==> flow/design.v <==
module usart_tx(
	input wire clk,
	input wire reset,
	output reg txd = 1,
	input wire [7:0] tx_dat,
	output reg is_trns = 0,
	input wire start
);
parameter [2:0] WAIT_START	= 0 ;
parameter [2:0] TRANSMIT	= 1 ;
parameter [2:0] STOP_BIT	= 2 ;
reg [7:0] tx_reg = 0 ;
reg [2:0] i = 0 ;
reg [2:0] sm = 0 ;
always @(negedge clk) begin
	if (reset) begin
		txd 	<= 1 ;
		tx_reg 	<= 0 ;
		i 		<= 0 ;
		is_trns <= 0 ;
		sm 		<= 0 ;
	end
	else begin
		case (sm)
			WAIT_START : begin
				if (start) begin
					txd <= 0 ;
					tx_reg <= tx_dat ;
					is_trns <= 1 ;
					sm <= TRANSMIT ;
				end
				else begin
					is_trns <= 0 ;
					txd <= 1 ;
				end
			end
			TRANSMIT : begin
				if (i == 3'b111) begin
					txd <= tx_reg[i] ;
					i <= 0 ;
					sm <= STOP_BIT ;
				end
				else begin
					txd <= tx_reg[i] ;
					i <= i + 1 ;
				end
			end
			STOP_BIT : begin
				txd <= 1 ;
				sm <= WAIT_START ;
			end
			default : begin
				sm <= WAIT_START ;
			end
		endcase
	end
end
endmodule
## Reports on usart_tx

The steps from the RTL of usart_tx to its reports follow in flow order.
Line numbers count from 1 in the design file above.
Library cell names are shortened.
The mark - stands for no value.

| set-up | value |
|---|---|
| top | usart_tx |
| clock port | clk |
| cell library | sky130hd |
| library corner | tt_025C_1v80 |

## Word level

Source: Yosys, flattened and elaborated, memories not mapped. Widths are those after wreduce. Registers that Yosys merges into a memory's read port (data or address) are not register bits. Print and check cells do not count. Equal cells are merged and count once.

| cells by class | value |
|---|---|
| $add $sub $neg | 1 |
| eq/ne operators | 5 |
| shift operators | 1 |
| muxes and demuxes | 7 |
| reductions and logical operators | 4 |

Operators by type and width:

| cell | count |
|---|---|
| 2-to-1 mux 3 bit | 3 |
| indexed select 8 x 3 -> 1 bit | 1 |
| parallel mux 3 bit (select 2 bit) | 1 |
| inequality test 2 bit (second input constant) | 2 |
| AND reduction 2 bit | 2 |
| adder 3 x 1 -> 3 bit (second input constant) | 1 |
| == test 3 x 1 -> 1 bit (second input constant) | 1 |
| == test 3 x 2 -> 1 bit (second input constant) | 1 |
| == test 3 bit (second input constant) | 1 |
| logical NOT 3 bit | 1 |
| nonzero test 3 bit | 1 |
| parallel mux 1 bit (select 3 bit) | 1 |
| 2-to-1 mux 1 bit | 2 |

| storage and ports | value |
|---|---|
| register bits after elaboration | 16 |
| input bits | 11 |
| output and inout port bits | 2 |

## Depth

Yosys ltp: most cells in a row. Word level: on the elaborated netlist, between registers, memories and ports. Mapped: between sequential cells and ports; inverters and the memories' decode and read muxes count.

| logic depth | value |
|---|---|
| depth after elaboration | 3 |
| ABC_AREA | 0 |
| depth in mapped cells | 6 |
| gate-level depth less buffers | 5 |

## Synthesis result

Source: synth_stat.txt of the flow (Yosys; design flattened, memories mapped). It holds for the ABC_AREA given above (unset counts as 0); a run with the other value may have another netlist.

Cells by type:

| cell | count | total area (sq um) |
|---|---|---|
| dfxtp_1 | 15 | 300.288 |
| ha_1 | 8 | 100.096 |
| a21oi_1 | 13 | 65.062 |
| mux2i_1 | 5 | 50.048 |
| nand3_1 | 10 | 50.048 |
| nand2_1 | 9 | 33.782 |
| nand2b_1 | 4 | 25.024 |
| mux4_2 | 1 | 22.522 |
| inv_1 | 5 | 18.768 |
| nor2b_1 | 3 | 18.768 |
| a2111oi_2 | 1 | 15.014 |
| nor2_1 | 4 | 15.014 |
| a211oi_2 | 1 | 12.512 |
| clkbuf_1 | 3 | 11.261 |
| a221o_1 | 1 | 10.01 |
| o21ai_0 | 2 | 10.01 |
| or3b_1 | 1 | 8.758 |
| or3b_2 | 1 | 8.758 |

| synthesis totals | value |
|---|---|
| cells in the netlist | 87 |
| chip area (Yosys) | 0.0007757 sq mm |
| sequential part of the area | 0.0003003 sq mm |
| mapped flip-flops | 15 |
| buffer cells | 3 |

Subject: usart_tx on sky130hd, stored results

Hello all,

Record of 2 stored runs of the RTL-to-layout flow on usart_tx, platform sky130hd. The runs are unordered. Constraints: input delay and output delay 20% of the set period each, output load 0.01 pF.
Settings: - = not set for that run.

| run name | period_ns | CORE_UTILIZATION | PLACE_DENSITY_LB_ADDON | CORE_MARGIN | CELL_PAD_IN_SITES_GLOBAL_PLACEMENT | GPL_TIMING_DRIVEN | CTS_CLUSTER_SIZE | CTS_CLUSTER_DIAMETER | CAP_MARGIN | MIN_ROUTING_LAYER | MAX_ROUTING_LAYER | SLEW_MARGIN | HOLD_SLACK_MARGIN | GPL_ROUTABILITY_DRIVEN |
|---|---|---|---|---|---|---|---|---|---|---|---|---|---|---|
| flow run 1 | 2.32 | 62 | 0.21 | 2 | 3 | 1 | 47 | 112 | 20 | met1 | met5 | 20 | - | - |
| flow run 2 | 2.09 | 54 | 0.28 | 2 | 1 | 0 | - | 96 | 40 | - | - | 20 | 0.12 | 0 |

Flow run 1: did not finish, placement stopped with FLW-0024
Flow run 2: did not finish, placement stopped with FLW-0024

Thanks
