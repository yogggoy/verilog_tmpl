==> flow/design.v <==
`timescale 1ns / 1ps
module spi_slave (
	input wire spi_clk,
	input wire spi_mosi,
	output reg spi_miso = 1,
	input wire spi_str,
	output reg [15:0] d_rx = 16'hFEA2,		 
	input wire [15:0] d_tx,				 
	output wire ready,
	input wire reset,
	input wire clk
);
reg [15:0] Temp_RX = 16'h8912 ;		 
reg [15:0] Temp_TX = 16'h5678 ;		 
reg [3:0] i = 4'hf;
reg clk_1MHz = 0;
reg str_latch = 0;
reg flag_ready;
reg prev_posdg;
wire back_edge;
wire front_edge;
always @(posedge clk) begin		 
	clk_1MHz <= spi_clk ;
	str_latch <= spi_str;
	prev_posdg <= clk_1MHz;
	flag_ready <= str_latch;
end
assign back_edge = prev_posdg & ~clk_1MHz;
assign front_edge = ~prev_posdg & clk_1MHz;
assign ready = ~flag_ready & str_latch;
	always @(negedge clk) begin
		if (reset) begin
			i <= 4'hF;
			spi_miso <= 1 ;
			Temp_RX <= 16'h0123 ;
			Temp_TX <= 16'h4567 ;
		end
		else begin
			if (front_edge == 1)
				Temp_RX[0] <= spi_mosi ;
			if ((back_edge == 1) && (i != 0 ) )
				Temp_RX <= Temp_RX << 1 ;
				d_rx <= Temp_RX;
			Temp_TX <= d_tx ;	 
			if (str_latch == 1)
				i <= 4'hF ;
			else begin
				if (i==4'hF)
					spi_miso <= Temp_TX[15] ;
				else
					spi_miso <= Temp_TX[i] ;
				if (back_edge == 1)
					i <= i-1'b1 ;
			end
		end
	end
endmodule
# --- Reports on spi_slave ---
# What the tools print for spi_slave, step after step.
# Lines are those of the file above, counted from 1.
# Operators carry their Yosys type and port widths (W data, S select, Z words).
# Cell names lack the library's common part.
setup:
  top_module: "spi_slave"
  clock_port: "clk"
  lib: "sky130hd"
  pvt_corner: "tt_025C_1v80"

# --- Elaborated design ---
# Source: Yosys, flattened and elaborated, memories not mapped. Widths are those after wreduce. Registers that Yosys merges into a memory's read port (data or address) are not register bits. Print and check cells do not count. Equal cells are merged and count once.
word_totals:
  ff_bits: 57
  word_cells: 26
op_classes:
  addsub: 1
  equal: 1
  shift: 1
  n_mux: 3
  bitwise: 6
  n_reduce_logical: 4
op_table:
  columns: ["op", "count"]
  rows:
  - ["$shiftx A16 B4 Y1", 1]
  - ["$sub A4 B1 Y4 const B", 1]
  - ["$eq A4 B4 Y1 const B", 1]
  - ["$reduce_bool A4 Y1", 1]
  - ["$and A1 B1 Y1", 3]
  - ["$not A1 Y1", 3]
  - ["$mux W1", 3]
  - ["$reduce_bool A2 Y1", 1]
  - ["$reduce_or A2 Y1", 1]
  - ["$logic_and A1 B1 Y1", 1]

# --- Logic depth ---
# Depth = most cells in a row (Yosys ltp): at word level without a register or memory, in the mapped netlist without a sequential cell, where the memories' decode and read muxes count.
logic_depth:
  depth_word: 4
  ABC_AREA: 0
  depth_mapped: 8

# --- Mapped cells and area ---
# Source: synth_stat.txt of the flow (Yosys; design flattened, memories mapped). It holds for the ABC_AREA given above (unset counts as 0); a run with the other value may have another netlist.
by_type:
  columns: ["cell_type", "count"]
  rows:
  - ["dfxtp_1", 41]
  - ["edfxtp_1", 16]
  - ["nand2_1", 37]
  - ["a21oi_1", 14]
  - ["nor2b_1", 9]
  - ["or2_2", 8]
  - ["mux4_2", 2]
  - ["buf_6", 3]
  - ["mux2i_1", 3]
  - ["inv_1", 7]
  - ["ha_1", 2]
  - ["nor2_1", 5]
  - ["and2b_2", 2]
  - ["xnor2_1", 2]
  - ["buf_4", 2]
  - ["nand3_1", 3]
  - ["o211ai_1", 2]
  - ["o21ai_0", 3]
# Other cell types: 11; their cells: 12.
synth_totals:
  cell_count: 173
  area_um2: 1979.4
  seq_area_um2: 1301.2
  ff_cells: 57
  buf_cells: 7

Ticket comment

Below are 2 stored runs of the flow (Yosys, OpenROAD; platform sky130hd) on spi_slave, each with its settings and what was measured, unordered. Constraints: input delay and output delay 20% of the set period each, output load 0.01 pF.
"fin_power_uw": no workload was simulated; the value follows from the tool's default switching activity.

--- job 1 ---
==> flow/run.sh <==
#!/bin/bash
# the make line also repeats the synthesis and layout settings of config.mk as NAME=value (left out here)
make -C /OpenROAD-flow-scripts/flow DESIGN_CONFIG=/design/flow/config.mk WORK_HOME=/design/flow/orfs CLKGATE_MAP_FILE= finish
==> flow/config.mk <==
export PLATFORM = sky130hd
export DESIGN_NAME = spi_slave
export DESIGN_NICKNAME = spi_slave
export VERILOG_FILES = /design/flow/design.v
export SDC_FILE = /design/flow/constraint.sdc
export NUM_CORES = 4
export LEC_CHECK = 0
export CAP_MARGIN = 25
export CELL_PAD_IN_SITES_DETAIL_PLACEMENT = 0
export CORE_MARGIN = 9
export CORE_UTILIZATION = 61
export CTS_CLUSTER_DIAMETER = 135
export GPL_ROUTABILITY_DRIVEN = 0
export GPL_TIMING_DRIVEN = 0
export HOLD_SLACK_MARGIN = 0.06
export MAX_ROUTING_LAYER = met4
export PLACE_DENSITY_LB_ADDON = 0.08
export SETUP_SLACK_MARGIN = 0.21
export SLEW_MARGIN = 20
export TNS_END_PERCENT = 30
==> flow/constraint.sdc <==
create_clock -name core_clock -period 5.94 [get_ports {clk}]
set_input_delay 1.1880 -clock core_clock [delete_from_list [all_inputs] [get_ports {clk}]]
set_output_delay 1.1880 -clock core_clock [all_outputs]
set_load 0.01 [all_outputs]

==> results, as YAML <==
results:
  total_negative_slack_ns: 0.000
  hold_worst_slack_ns: 0.424
  util_pct: 89.1
  total_die_area_um2: 5619.8
  synthesis_area_um2: 1979.4
  finalCellArea_um2: 2741.4
  fin_power_uw: 917.6
  setup_worst_slack_ns: 0.434

--- job 2 ---
==> flow/run.sh <==
#!/bin/bash
# the make line also repeats the synthesis and layout settings of config.mk as NAME=value (left out here)
make -C /OpenROAD-flow-scripts/flow DESIGN_CONFIG=/design/flow/config.mk WORK_HOME=/design/flow/orfs CLKGATE_MAP_FILE= finish
==> flow/config.mk <==
export PLATFORM = sky130hd
export DESIGN_NAME = spi_slave
export DESIGN_NICKNAME = spi_slave
export VERILOG_FILES = /design/flow/design.v
export SDC_FILE = /design/flow/constraint.sdc
export NUM_CORES = 4
export LEC_CHECK = 0
export ABC_AREA = 1
export CAP_MARGIN = 20
export CELL_PAD_IN_SITES_GLOBAL_PLACEMENT = 1
export CORE_MARGIN = 5
export CORE_UTILIZATION = 27
export CTS_CLUSTER_DIAMETER = 133
export CTS_CLUSTER_SIZE = 57
export GPL_TIMING_DRIVEN = 1
export SETUP_SLACK_MARGIN = 0.25
export SLEW_MARGIN = 30
==> flow/constraint.sdc <==
create_clock -name core_clock -period 3.08 [get_ports {clk}]
set_input_delay 0.6160 -clock core_clock [delete_from_list [all_inputs] [get_ports {clk}]]
set_output_delay 0.6160 -clock core_clock [all_outputs]
set_load 0.01 [all_outputs]

==> results, as YAML <==
results:
  total_negative_slack_ns: 0.000
  hold_worst_slack_ns: 0.418
  util_pct: 39.7
  total_die_area_um2: 9402.2
  synthesis_area_um2: 2042.0
  finalCellArea_um2: 2896.5
  fin_power_uw: 1992
  setup_worst_slack_ns: 0.044
