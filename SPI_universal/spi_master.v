==> flow/design.v <==
`timescale 1 ns / 1 ps
module spi_master (
	output wire spi_clk,
	output reg spi_mosi,
	output reg spi_str = 0,
	input wire spi_miso,
	output wire [15:0] dout,
	input wire [15:0] data,
	input wire start,
	output reg ready = 0,
	input wire reset,
	input wire clk
);
parameter [4:0] P_LEN = 5'h0F ;  
parameter [3:0] SPEED_DIV = 4'hC ;	 
parameter [2:0] WAIT = 0;
parameter [2:0] TX_RX = 1;
parameter [2:0] STROB_SET = 2;
reg [14:0] Temp_OUT;
reg [15:0] Temp_IN;
reg [4:0] i = P_LEN;
reg [3:0] count_clk1 = SPEED_DIV;
reg clk_1MHz = 0;
reg clk_rst = 0;
reg flag_exeq = 0;
reg [2:0] st_mach = WAIT;
reg prev_posdg;
wire back_edge;
wire front_edge;
always @(posedge clk)		 
	prev_posdg <= clk_1MHz;
assign back_edge = prev_posdg & ~clk_1MHz;	 
assign front_edge = ~prev_posdg & clk_1MHz;	 
assign dout = Temp_IN;			 
assign spi_clk = (flag_exeq) ?  clk_1MHz : 1'b0 ;	 
	always @(posedge clk) begin		 
		if (clk_rst || reset) begin	 
			count_clk1 <= SPEED_DIV;
			clk_1MHz <= 0;	 
		end
		else begin					 
			if ( !count_clk1 ) begin
				count_clk1 <= SPEED_DIV ;
				clk_1MHz <= ~clk_1MHz ;
			end
			else
				count_clk1 <= count_clk1 - 1;	 
		end
	end
	always @(negedge clk) begin
		if (reset) begin		 
			spi_mosi <= 0;
			spi_str  <= 0;
			Temp_OUT <= 0;
			flag_exeq <= 0;
			ready <= 0;
			i <= P_LEN;
			st_mach <= WAIT;
		end
		else begin
			case (st_mach)
			WAIT : begin	 
				clk_rst <= 1;
				if (start) begin
					Temp_OUT <= data[14:0];   
					flag_exeq <= 1'b1;		 
					spi_mosi <= data[15];	 
					spi_str <= 0;
					i <= P_LEN;    
					clk_rst <= 0;
					st_mach <= TX_RX;
				end
			end
			TX_RX : begin		 
				if (back_edge) begin		 
					if (i) begin  
						Temp_OUT <= Temp_OUT << 1;
						spi_mosi <= Temp_OUT[14];
						i <= i-1;
					end
					else begin	 
						flag_exeq <= 1'b0;		 
						i <= P_LEN;
						spi_mosi <= 1'b0;
						st_mach <= STROB_SET;
					end
				end
			end
			STROB_SET : begin	 
				ready <= front_edge;
				if (front_edge)		 
					spi_str <= 1;
				else if (back_edge) begin	 
					spi_str <= 0;
					st_mach <= WAIT;
				end
			end
			default : begin		 
				spi_str  <= 0;
				st_mach <= WAIT;
			end
			endcase
		end
	end
	always @(posedge clk)	 
		if (reset)
			Temp_IN <= 16'b0;
		else
			if ( flag_exeq & front_edge )
				Temp_IN[i] <= spi_miso;
endmodule
# Step by step through the tools: spi_master
# The steps from the RTL of spi_master to its reports follow in flow order.
# Line numbers count from 1 in the design file above.
# Library cell names are shortened.
# Not given: --
# design
design	spi_master
clock_port	clk
library	sky130hd
lib_corner	tt_025C_1v80

# Word level
# Counts by Yosys on the flattened word-level netlist (proc, flatten, opt, wreduce; memories kept). Register bits leave out memories and registers merged into their read ports (data or address). Print and check cells are left out. Cells with the same type and inputs are merged into one.
# bits
reg_bits	50
inputBits	20
output_inout_bits	20
# op_classes
n_addsub	3
equal	9
shifts	2
mux	28
n_logic	10
reduce_and_logical	12
# op_table
op	count
2-to-1 mux 15 bit	3
case mux 15 bit (select 2 bit)	1
variable shift 1 x 6 -> 16 bit	1
variable shift 1 x 6 -> 16 bit (first input constant)	1
AND 16 bit	1
bitwise OR 16 bit	1
inverter 16 bit	1
2-to-1 mux 5 bit	3
2-to-1 mux 3 bit	5
inequality test 2 bit (second input constant)	6
2-to-1 mux 1 bit	11
case mux 5 bit (select 2 bit)	1
case mux 3 bit (select 3 bit)	1
AND reduction 4 bit	2
AND reduction 3 bit	2
negation 5 -> 6 bit	1
subtractor 5 x 1 -> 5 bit (second input constant)	1
AND reduction 5 bit	1
nonzero test 5 bit	1
inverter 1 bit	4
subtractor 4 x 1 -> 4 bit (second input constant)	1
logical NOT 4 bit	1
case mux 1 bit (select 2 bit)	2
AND 1 bit	3
== test 3 x 1 -> 1 bit (second input constant)	1
== test 3 x 2 -> 1 bit (second input constant)	1
inequality test 3 bit (second input constant)	1
logical NOT 3 bit	1
# Other operator kinds: 5; their cells: 5.

# Longest topological paths
# Yosys ltp: most cells in a row. Word level: on the elaborated netlist, between registers, memories and ports. Mapped: between sequential cells and ports; inverters and the memories' decode and read muxes count.
# logic_depth
word_depth	5
ABC_AREA	0
ltp_mapped	10
depth_no_buf	8

# Netlist
# Source: synth_stat.txt of the flow (Yosys; design flattened, memories mapped). It holds for the ABC_AREA given above (unset counts as 0); a run with the other value may have another netlist.
# Totals and module areas in this step are rounded.
# synth_totals
cell_count	251
area_um2	2300
seq_area_um2	990
ff_cells	49
buf_cells	15
# types
cell	count
dfxtp_1	48
mux2i_1	23
a211oi_1	15
ha_1	7
nor2_1	23
a311o_1	8
nand2b_1	12
inv_1	19
xnor2_1	7
nand3_1	11
o21ai_0	10
nor3b_1	6
nand2_1	10
a21oi_1	6
edfxtp_1	1
nor3_1	6
buf_4	3
nand3b_1	3
# Not listed: further types 24, cells in them 33.

# Flow runs of spi_master

Measured data: module spi_master, platform sky130hd, 2 stored runs of the flow under differing settings, order arbitrary. Input and output delays are each 20% of the period that was set; the output load is 0.01 pF.
"design_power_uw" is the tool's figure for a default switching activity; nothing was simulated.
The results are shown rounded.

Job 1, flow files:
==> flow/run.sh <==
#!/bin/bash
# the make line also repeats the synthesis and layout settings of config.mk as NAME=value (left out here)
make -C /OpenROAD-flow-scripts/flow DESIGN_CONFIG=/design/flow/config.mk WORK_HOME=/design/flow/orfs CLKGATE_MAP_FILE= finish
==> flow/config.mk <==
export PLATFORM = sky130hd
export DESIGN_NAME = spi_master
export DESIGN_NICKNAME = spi_master
export VERILOG_FILES = /design/flow/design.v
export SDC_FILE = /design/flow/constraint.sdc
export NUM_CORES = 4
export LEC_CHECK = 0
export CAP_MARGIN = 5
export CELL_PAD_IN_SITES_DETAIL_PLACEMENT = 2
export CORE_MARGIN = 4
export CORE_UTILIZATION = 20
export CTS_CLUSTER_DIAMETER = 289
export MAX_ROUTING_LAYER = met5
export PLACE_DENSITY = 0.57
export SLEW_MARGIN = 0
==> flow/constraint.sdc <==
create_clock -name core_clock -period 3.49 [get_ports {clk}]
set_input_delay 0.6980 -clock core_clock [delete_from_list [all_inputs] [get_ports {clk}]]
set_output_delay 0.6980 -clock core_clock [all_outputs]
set_load 0.01 [all_outputs]

==> results of job 1, as CSV <==
result,value
worst_hold_slack_ns,0.47
design.die.area_um2,14000
design_power_uw,1400
layout_stdcell_area_um2,3500
layout_utilization_frac,0.31
setup_worst_slack_ns,-0.12
yosys.chip_area_um2,2300
setupTns_ns,-0.76

Job 2, flow files:
==> flow/run.sh <==
#!/bin/bash
# the make line also repeats the synthesis and layout settings of config.mk as NAME=value (left out here)
make -C /OpenROAD-flow-scripts/flow DESIGN_CONFIG=/design/flow/config.mk WORK_HOME=/design/flow/orfs CLKGATE_MAP_FILE= finish
==> flow/config.mk <==
export PLATFORM = sky130hd
export DESIGN_NAME = spi_master
export DESIGN_NICKNAME = spi_master
export VERILOG_FILES = /design/flow/design.v
export SDC_FILE = /design/flow/constraint.sdc
export NUM_CORES = 4
export LEC_CHECK = 0
export CAP_MARGIN = 20
export CORE_ASPECT_RATIO = 1.3
export CORE_MARGIN = 2
export CORE_UTILIZATION = 35
export GPL_TIMING_DRIVEN = 0
export PLACE_DENSITY_LB_ADDON = 0.04
export SETUP_SLACK_MARGIN = 0.34
export SLEW_MARGIN = 15
export TNS_END_PERCENT = 5
==> flow/constraint.sdc <==
create_clock -name core_clock -period 3.11 [get_ports {clk}]
set_input_delay 0.6220 -clock core_clock [delete_from_list [all_inputs] [get_ports {clk}]]
set_output_delay 0.6220 -clock core_clock [all_outputs]
set_load 0.01 [all_outputs]

==> results of job 2, as CSV <==
result,value
worst_hold_slack_ns,0.44
design.die.area_um2,7400
design_power_uw,1500
layout_stdcell_area_um2,3400
layout_utilization_frac,0.52
setup_worst_slack_ns,-0.29
yosys.chip_area_um2,2300
setupTns_ns,-4.1
